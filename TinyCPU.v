==> flow/design.v <==
`timescale 1ns / 1ps
module Adder(
    input [7:0] adder_input1,
    input [7:0] adder_input2,
    output [7:0] adder_output
    );
	 reg [7:0] adder_output;
	 always @ (adder_input1 or adder_input2)
	 begin
		adder_output <= adder_input1 + adder_input2;
	 end
endmodule
`timescale 1ns / 1ps
module Ander(
    input [7:0] ander_input1,
    input [7:0] ander_input2,
    output [7:0] ander_output
    );
	 reg[7:0] ander_output;
	 always @ (*)
	 begin
		ander_output <= ander_input1 & ander_input2;
	 end
endmodule
`timescale 1ns / 1ps
module BusSplit(
    output [7:0] data,
    output [3:0] bussplit_instruction,
    input [11:0] bussplit_input
    );
	 assign data = bussplit_input[7:0];
	 assign bussplit_instruction = bussplit_input[11:8];
endmodule
`timescale 1ns / 1ps
module Comparator(
    input [7:0] comparator_input1,
    input [7:0] comparator_input2,
    output [7:0] Out7
    );
	 reg[7:0] Out7;
	 always @(comparator_input1 or comparator_input2)
	 begin
		if(comparator_input1 >= comparator_input2)
			Out7 <= 8'b11111111;
		else
			Out7 <= 8'b00000000;
	 end
endmodule
`timescale 1ns / 1ps
module InstructionDecoder(
    input [3:0] instruction,
    output Clear,
    output EnableA,
    output EnableB,
    output EnableOut,
    output S0,
    output S1,
    output S2,
    output S3
    );
	 reg Clear;
	 reg EnableA;
	 reg EnableB; 
	 reg EnableOut; 
	 reg S0; 
	 reg S1; 
	 reg S2;
	 reg S3;
	 always @(instruction)
	 begin
		if(instruction == 4'b0000)
		begin
			Clear <= 1'b1;
			EnableA <= 1'b1;
			EnableB <= 1'b1;
			EnableOut <= 1'b1;
			S0 <= 1'bx;
			S1 <= 1'bx;
			S2 <= 1'bx;
			S3 <= 1'bx;
		end
		else if(instruction == 4'b0001)
		begin
			 Clear <= 1'b0;
			 EnableA <= 1'b1;
			 EnableB <= 1'b0;
			 EnableOut <= 1'b0;
			 S0 <= 1'bx;
			 S1 <= 1'bx;
			 S2 <= 1'bx;
			 S3 <= 1'bx;
		end
		else if(instruction == 4'b0010)
		begin
			 Clear <= 1'b0;
			 EnableA <= 1'b0;
			 EnableB <= 1'b1;
			 EnableOut <= 1'b0;
			 S0 <= 1'b0;
			 S1 <= 1'bx;
			 S2 <= 1'bx;
			 S3 <= 1'bx;
		end
		else if(instruction == 4'b0011)
		begin
			 Clear <= 1'b0;
			 EnableA <= 1'b0;
			 EnableB <= 1'b1;
			 EnableOut <= 1'b0;
			 S0 <= 1'b1;
			 S1 <= 1'bx;
			 S2 <= 1'bx;
			 S3 <= 1'bx;
		end
		else if(instruction == 4'b0100)
		begin
			 Clear <= 1'b0;
			 EnableA <= 1'b0;
			 EnableB <= 1'b0;
			 EnableOut <= 1'b1;
			 S0 <= 1'bx;
			 S1 <= 1'b0;
			 S2 <= 1'b0;
			 S3 <= 1'b0;
		end
		else if(instruction == 4'b0101)
		begin
			 Clear <= 1'b0;
			 EnableA <= 1'b0;
			 EnableB <= 1'b0;
			 EnableOut <= 1'b1;
			 S0 <= 1'bx;
			 S1 <= 1'b0;
			 S2 <= 1'b0;
			 S3 <= 1'b1;
		end
		else if(instruction == 4'b0110)
		begin
			 Clear <= 1'b0;
			 EnableA <= 1'b0;
			 EnableB <= 1'b0;
			 EnableOut <= 1'b1;
			 S0 <= 1'bx;
			 S1 <= 1'b0;
			 S2 <= 1'b1;
			 S3 <= 1'b0;
		end
		else if(instruction == 4'b0111)
		begin
			 Clear <= 1'b0;
			 EnableA <= 1'b0;
			 EnableB <= 1'b0;
			 EnableOut <= 1'b1;
			 S0 <= 1'bx;
			 S1 <= 1'b0;
			 S2 <= 1'b1;
			 S3 <= 1'b1;
		end
		else if(instruction == 4'b1000)
		begin
			 Clear <= 1'b0;
			 EnableA <= 1'b0;
			 EnableB <= 1'b0;
			 EnableOut <= 1'b1;
			 S0 <= 1'bx;
			 S1 <= 1'b1;
			 S2 <= 1'b0;
			 S3 <= 1'b0;
		end
		else if(instruction == 4'b1001)
		begin
			 Clear <= 1'b0;
			 EnableA <= 1'b0;
			 EnableB <= 1'b0;
			 EnableOut <= 1'b1;
			 S0 <= 1'bx;
			 S1 <= 1'b1;
			 S2 <= 1'b0;
			 S3 <= 1'b1;
		end
		else if(instruction == 4'b1010)
		begin
			 Clear <= 1'b0;
			 EnableA <= 1'b0;
			 EnableB <= 1'b0;
			 EnableOut <= 1'b1;
			 S0 <= 1'bx;
			 S1 <= 1'b1;
			 S2 <= 1'b1;
			 S3 <= 1'b0;
		end
		else if(instruction == 4'b1011)
		begin
			 Clear <= 1'b0;
			 EnableA <= 1'b0;
			 EnableB <= 1'b0;
			 EnableOut <= 1'b1;
			 S0 <= 1'bx;
			 S1 <= 1'b1;
			 S2 <= 1'b1;
			 S3 <= 1'b1;
		end
		else
		begin
			 Clear <= 1'b0;
			 EnableA <= 1'b0;
			 EnableB <= 1'b0;
			 EnableOut <= 1'b0;
			 S0 <= 1'bx;
			 S1 <= 1'bx;
			 S2 <= 1'bx;
			 S3 <= 1'bx;
		end
	 end
endmodule
`timescale 1ns / 1ps
module Mux2To1(
    input Mux_sel,
    input [7:0] mux2to1_input1,
    input [7:0] mux2to1_input2,
    output [7:0] mux2to1_output
    );
	 reg [7:0] mux2to1_output;
	 always @(*)
	 begin
		if(Mux_sel == 1'b0)
			mux2to1_output <= mux2to1_input1;
		else if(Mux_sel == 1'b1)
			mux2to1_output <= mux2to1_input2;
		else
			mux2to1_output <= 1'bx; 
	 end
endmodule
`timescale 1ns / 1ps
module Mux8To1(
    input [7:0] A,
    input [7:0] B,
    input [7:0] C,
    input [7:0] D,
    input [7:0] E,
    input [7:0] F,
    input [7:0] G,
    input [7:0] H,
    input [2:0] Sel,
    output [7:0] Y
    );
	 reg [7:0] Y;
	 always @ (A or B or C or D or E or F or G or H or Sel) 
	 begin
		if(Sel == 3'b000) begin
			Y = A; end
		else if(Sel == 3'b001) begin
			Y = B; end
		else if(Sel == 3'b010) begin
			Y = C; end
		else if(Sel == 3'b011) begin
			Y = D; end
		else if(Sel == 3'b100) begin
			Y = E; end
		else if(Sel == 3'b101) begin
			Y = F; end
		else if(Sel == 3'b110) begin
			Y = G; end
		else begin 
			Y = H; end
	 end
endmodule
`timescale 1ns / 1ps
module Nander(
    input [7:0] nander_input1,
    input [7:0] nander_input2,
    output [7:0] nander_output
    );
	 reg[7:0] nander_output;
	 always @(*)
	 begin
		nander_output <= ~(nander_input1 & nander_input2);
	 end
endmodule
`timescale 1ns / 1ps
module Orer(
    input [7:0] orer_input1,
    input [7:0] orer_input2,
    output [7:0] orer_output
    );
	 reg[7:0] orer_output;
	 always @(*)
	 begin
		orer_output <= orer_input1 | orer_input2;
	 end
endmodule
`timescale 1ns / 1ps
module Register8bit(
    input CLR,
    input [7:0] D,
    output [7:0] Qout,
    input CLK,
	 input En
    );
	 reg[7:0] Qout;
	 always @(posedge CLK)
	 begin
		if(En)
		begin
			if(CLR)
				Qout <= 8'b00000000;
			else
				Qout <= D;
		end
	 end
endmodule
`timescale 1ns / 1ps
module ShiftLeft(
    input [7:0] shiftleft_input,
    output [7:0] Out1
    );
	 assign Out1 = shiftleft_input << 1;
endmodule
`timescale 1ns / 1ps
module ShiftRight(
    input [7:0] shiftright_input,
    output [7:0] Out2
    );
	 assign Out2 = shiftright_input >> 1;
endmodule
`timescale 1ns / 1ps
module TinyCPU(
    input [11:0] In,
    input Clk,
    output [7:0] Result
    );
	 wire [7:0] RegisterA_input;
	 wire [7:0] RegisterB_input;
	 wire [7:0] RegisterOut_output;
	 wire [3:0] Decoder_instruction;
	 wire CPU_Clear;
	 wire CPU_EnableA;
	 wire CPU_EnableB;
	 wire CPU_EnableOut;
	 wire CPU_S0;
	 wire CPU_S1;
	 wire CPU_S2;
	 wire CPU_S3;
	 BusSplit BS (RegisterA_input, Decoder_instruction, In);
	 InstructionDecoder I_D(Decoder_instruction, CPU_Clear, CPU_EnableA, 
								CPU_EnableB, CPU_EnableOut, CPU_S0,
								CPU_S1, CPU_S2, CPU_S3);
	 Mux2To1 mux2to1(CPU_S0, RegisterA_input, RegisterOut_output, RegisterB_input);
	 wire[7:0] ALU_inputA;
	 Register8bit RegA(CPU_Clear, RegisterA_input, ALU_inputA, Clk, CPU_EnableA);
	 wire[7:0] ALU_inputB;
	 Register8bit RegB(CPU_Clear, RegisterB_input, ALU_inputB, Clk, CPU_EnableB);
	 wire [7:0] Mux8To1_A;
	 Adder adder(ALU_inputA, ALU_inputB, Mux8To1_A);
	 wire [7:0] Mux8To1_B;
	 ShiftLeft sl(ALU_inputA, Mux8To1_B);
	 wire [7:0] Mux8To1_C;
	 ShiftRight sr(ALU_inputA, Mux8To1_C);
	 wire [7:0] Mux8To1_D;
	 Ander ander1(ALU_inputA, ALU_inputB, Mux8To1_D);
	 wire [7:0] Mux8To1_E;
	 Orer orer1 (ALU_inputA, ALU_inputB, Mux8To1_E);
	 wire [7:0] Mux8To1_F;
	 Xorer xorer1(ALU_inputA, ALU_inputB, Mux8To1_F);
	 wire [7:0] Mux8To1_G;
	 Nander nander1(ALU_inputA, ALU_inputB, Mux8To1_G);
	 wire [7:0] Mux8To1_H;
	 Comparator compar(ALU_inputA, ALU_inputB, Mux8To1_H);
	 wire [2:0] Mux8To1_Sel;
	 wire [7:0] Mux8To1_Output;
	 assign Mux8To1_Sel[0] = CPU_S1;
	 assign Mux8To1_Sel[1] = CPU_S2;
	 assign Mux8To1_Sel[2] = CPU_S3;
	 Mux8To1 ALU_Mux(Mux8To1_A, Mux8To1_B, Mux8To1_C,
							Mux8To1_D, Mux8To1_E, Mux8To1_F,
							Mux8To1_G, Mux8To1_H, Mux8To1_Sel, 
							Mux8To1_Output);
	 Register8bit RegOut(CPU_Clear, Mux8To1_Output, RegisterOut_output, Clk, CPU_EnableOut);
	 assign Result = RegisterOut_output;
endmodule
`timescale 1ns / 1ps
module Xorer(
    input [7:0] xorer_input1,
    input [7:0] xorer_input2,
    output [7:0] xorer_output
    );
	 reg[7:0] xorer_output;
	 always @(*)
	 begin
		xorer_output <= xorer_input1 ^ xorer_input2;
	 end
endmodule
* From RTL to reports: TinyCPU *
Tool output for the design above, in the order of the flow.
Lines are those of the file above, counted from 1.
Operators carry their Yosys type and port widths (W data, S select, Z words).
Cell names lack the library's common part.
A cell with -- has no value.

inputs
  top = TinyCPU
  clock port = Clk
  cell library = sky130hd
  corner = tt_025C_1v80

* Word level *
Yosys after proc, flatten, opt, wreduce and memory -nomap, before mapping. Enables and synchronous resets that opt folds into registers are not counted as muxes. Memory bits, and registers merged into a memory's read port (data or address), are not among the register bits. Print and check cells are not counted. Equal cells are merged and count once.

word-level totals
  register bits after elaboration = 24
  input bits = 13
  output and inout port bits = 8
  cells after elaboration = 93

cells by class
  add/subtract/negate cells = 1
  magnitude comparators = 1
  equality and inequality tests = 17
  mux-type cells = 65
  bitwise gates (word level) = 4
  reduce/logical cells = 2

operators with widths
  operator              number
  $mux W8               9
  $mux W1               56
  $eq A4 B3 Y1 const B  4
  $eq A4 B4 Y1 const B  4
  $eq A3 B3 Y1 const B  3
  $eq A4 B2 Y1 const B  2
  $add A8 B8 Y8         1
  $ge A8 B8 Y1          1
  $and A8 B8 Y8         1
  $or A8 B8 Y8          1
  $xor A8 B8 Y8         1
  $not A8 Y8            1
  $eq A3 B2 Y1 const B  2
  $eq A4 B1 Y1 const B  1
  $logic_not A4 Y1      1
  $eq A3 B1 Y1 const B  1
  $logic_not A3 Y1      1

* Depth *
Yosys ltp: most cells in a row. Word level: on the elaborated netlist, between registers, memories and ports. Mapped: between sequential cells and ports; inverters and the memories' decode and read muxes count.

logic depth
  depth after elaboration = 21
  ABC_AREA = 0
  mapped depth = 10
  gate-level depth less buffers = 9

* Netlist *
Yosys stat after the flow's synthesis: flattened, memories mapped to cells. It holds for the ABC_AREA given above (unset counts as 0); a run with the other value may have another netlist.

synthesis totals
  cell count = 295
  synthesis area = 2,424.8 um2
  sequential part of the area = 720.7 um2
  flip-flops = 24
  buffer cells = 19

cell types
  type      number  area in all (um2)
  edfxtp_1  24      720.691
  ha_1      27      337.824
  a21oi_1   35      175.168
  o21ai_0   26      130.125
  nand2_1   34      127.622
  inv_1     25      93.84
  nor2b_1   15      93.84
  nor2_1    19      71.318
  buf_2     11      55.053
  nand2b_1  6       37.536
  mux2i_1   3       30.029
  nor3_1    6       30.029
  a31oi_1   4       25.024
  a21o_1    3       22.522
  buf_4     3       22.522
  o211ai_1  3       22.522
  o21a_1    3       22.522
  fa_1      1       20.019

Other cell types: 33; their cells: 47.
The figures by module come from a second, unflattened synthesis with its own total; it is not the netlist above.

second synthesis, totals
  cells (unflattened synthesis) = 297
  area (unflattened synthesis) = 2,740.1 um2

Rows give one instance, submodules left out.

by module
  module              instances  cells  area (um2)  seq. area (um2)
  Register8bit        3          16     290.3       240.2
  Mux8To1             1          91     664.4       0.0
  Adder               1          42     331.6       0.0
  Comparator          1          32     250.2       0.0
  Mux2To1             1          9      131.4       0.0
  BusSplit            1          12     90.1        0.0
  InstructionDecoder  1          13     73.8        0.0
  Xorer               1          8      70.1        0.0
  ShiftLeft           1          9      63.8        0.0
  ShiftRight          1          9      63.8        0.0
  Ander               1          8      50.0        0.0
  Orer                1          8      50.0        0.0
  Nander              1          8      30.0        0.0
  TinyCPU             1          0      0.0         0.0

* Worst setup path after synthesis *
Path of least setup slack by OpenSTA after synthesis, without wires, with an ideal clock, recovery checks aside; 20% of the period is set as input and as output delay. Where synthesis merged equal registers, the netlist keeps one of their names.

timing after synthesis
  path kind = input port to flip-flop
  start = input port In[11]
  end = register RegOut.Qout[1]
  period = 2,980 ps
  external input delay = 596 ps
  library setup time = 254 ps
  time at the first pin = 596 ps
  arrival = 1,900 ps
  data required time = 2,726 ps
  setup slack = 827 ps
  path delay = 1,558 ps
  stages on the path = 8
  buffers on the path = 1
  synthesis period reached = 2,153 ps

"path delay" = arrival - input delay + setup time.
"stages on the path": output pins that drive a net of the path, with the launching flip-flop's if there is one; two outputs of one cell count as two.
"synthesis period reached" is the clock period less the worst setup slack; recovery checks do not enter. This is arithmetic on one report: input and output delays are still those of the set period (20% each).
The rows between start and end are the longest chain of elaborated cells between them; the timing report does not say that the signal goes this way. Where chains are equally long, one stands for them.
Each line given opens the expression or statement behind the cell; cells for indexed reads and writes are added by Yosys, which also makes memories of some case tables.
Ways into the end's enable are left out, as the timed path ends at the data pin.

between the ends, after synthesis
  cells stage by stage = inv_1 > ha_1 > buf_2 > a311oi_1 > o211ai_2 > a21oi_4 > o211ai_1 > a21o_1
  length of the longest elaborated chain = 21
  elaborated cells between the ends (all ways) = 60
  RTL lines with such cells = 19
  those cells by class = 17 x eq/ne; 41 x mux; 2 x reduce/logical

RTL lines, path after synthesis
  what             line  source
  start, declared  328   input [11:0] In,
  $eq A4 B4 Y1     192   else if(instruction == 4'b1011)
  $mux W1          192
  $mux W1          181   else if(instruction == 4'b1010)
  $mux W1          170   else if(instruction == 4'b1001)
  $mux W1          159   else if(instruction == 4'b1000)
  $mux W1          148   else if(instruction == 4'b0111)
  $mux W1          137   else if(instruction == 4'b0110)
  (+7 left out)    --
  $mux W8          262   else if(Sel == 3'b110) begin
  $mux W8          260   else if(Sel == 3'b101) begin
  $mux W8          258   else if(Sel == 3'b100) begin
  $mux W8          256   else if(Sel == 3'b011) begin
  $mux W8          254   else if(Sel == 3'b010) begin
  $mux W8          252   else if(Sel == 3'b001) begin
  $mux W8          250   if(Sel == 3'b000) begin
  end, assigned    306   Qout <= 8'b00000000;
  end, assigned    308   Qout <= D;
  end, declared    296   output [7:0] Qout,

* Timing after layout *
From the final timing report of job 2: the path of least setup slack in the routed layout; clock arrival at registers is part of the times.
The path's times are printed in steps of 10 ps; the period is the one set.

timing post-layout
  path kind = flip-flop to flip-flop
  start = register RegA.Qout[4]
  end = register RegOut.Qout[6]
  period = 1,670 ps
  library setup time = 160 ps
  time at the first pin = 270 ps
  arrival = 2,380 ps
  data required time = 1,780 ps
  setup slack = -600 ps
  stages on the path = 10
  buffers on the path = 1

The rows between start and end are the longest chain of elaborated cells between them; the timing report does not say that the signal goes this way. Where chains are equally long, one stands for them.

between the ends, post-layout
  cells stage by stage = edfxtp_1 > inv_1 > ha_4 > nor4_4 > o41ai_4 > o211ai_2 > a21oi_4 > buf_6 > o221a_4 > a311oi_2
  length of the longest elaborated chain = 9
  elaborated cells between the ends (all ways) = 10
  RTL lines with such cells = 9
  those cells by class = 1 x add/sub; 1 x compare; 8 x mux

RTL lines, path post-layout
  what             line  source
  start, declared  296   output [7:0] Qout,
  start, assigned  306   Qout <= 8'b00000000;
  start, assigned  308   Qout <= D;
  $ge A8 B8 Y1     43    if(comparator_input1 >= comparator_input2)
  $mux W8          43
  $mux W8          262   else if(Sel == 3'b110) begin
  $mux W8          260   else if(Sel == 3'b101) begin
  $mux W8          258   else if(Sel == 3'b100) begin
  $mux W8          256   else if(Sel == 3'b011) begin
  $mux W8          254   else if(Sel == 3'b010) begin
  $mux W8          252   else if(Sel == 3'b001) begin
  $mux W8          250   if(Sel == 3'b000) begin
  end, assigned    306
  end, assigned    308
  end, declared    296

Subject: flow runs of TinyCPU

Hi,

Flow measurements of TinyCPU on sky130hd: 2 stored runs with different settings, listed in no order. Input and output delays are each 20% of the period that was set; the output load is 0.01 pF.
"clock period reached" is the run's clock period less its worst setup slack. It is reckoned from that one timing run; input and output delays stay at 20% of the period that was set.
"time used up by the worst setup path" is the time allowed to the run's worst setup path (the clock period less input and output delay, where it has them) less its slack. Clock arrival times count: a late capture clock shortens it, a late launch clock lengthens it.
"total power of the final layout" rests on the timing tool's default activity at the inputs, not on a simulated workload.
"time used up by the worst setup path" is known to 10 ps.
Settings: . = not set for that run.
Results: . = not shown.

name                                       job 1  job 2
period_ns                                  3.26   1.67
CORE_UTILIZATION                           56     22
PLACE_DENSITY_LB_ADDON                     0.29   0.07
CORE_MARGIN                                5      2
CELL_PAD_IN_SITES_GLOBAL_PLACEMENT         3      2
CELL_PAD_IN_SITES_DETAIL_PLACEMENT         1      0
ABC_AREA                                   0      .
GPL_TIMING_DRIVEN                          0      1
MIN_ROUTING_LAYER                          met2   .
CAP_MARGIN                                 20     20
SLEW_MARGIN                                20     20
TNS_END_PERCENT                            .      90
GPL_ROUTABILITY_DRIVEN                     .      0
CTS_CLUSTER_SIZE                           .      18
CTS_CLUSTER_DIAMETER                       .      180
clock period reached (ps)                  .      2,274
time used up by the worst setup path (ps)  .      2,270
kind of the worst setup path               .      flip-flop to flip-flop
total negative slack on setup checks (ps)  .      -4,147
worst setup slack after layout (ps)        .      -604
std-cell area (final layout) (um2)         .      3,691.0
die area (um2)                             .      11,877.7
Yosys chip area after synthesis (um2)      .      2,424.8
utilization                                .      0.342
post-route worst hold slack (ps)           .      604
total power of the final layout (W)        .      0.002066

Job 1: no results, placement failed with FLW-0024

Regards
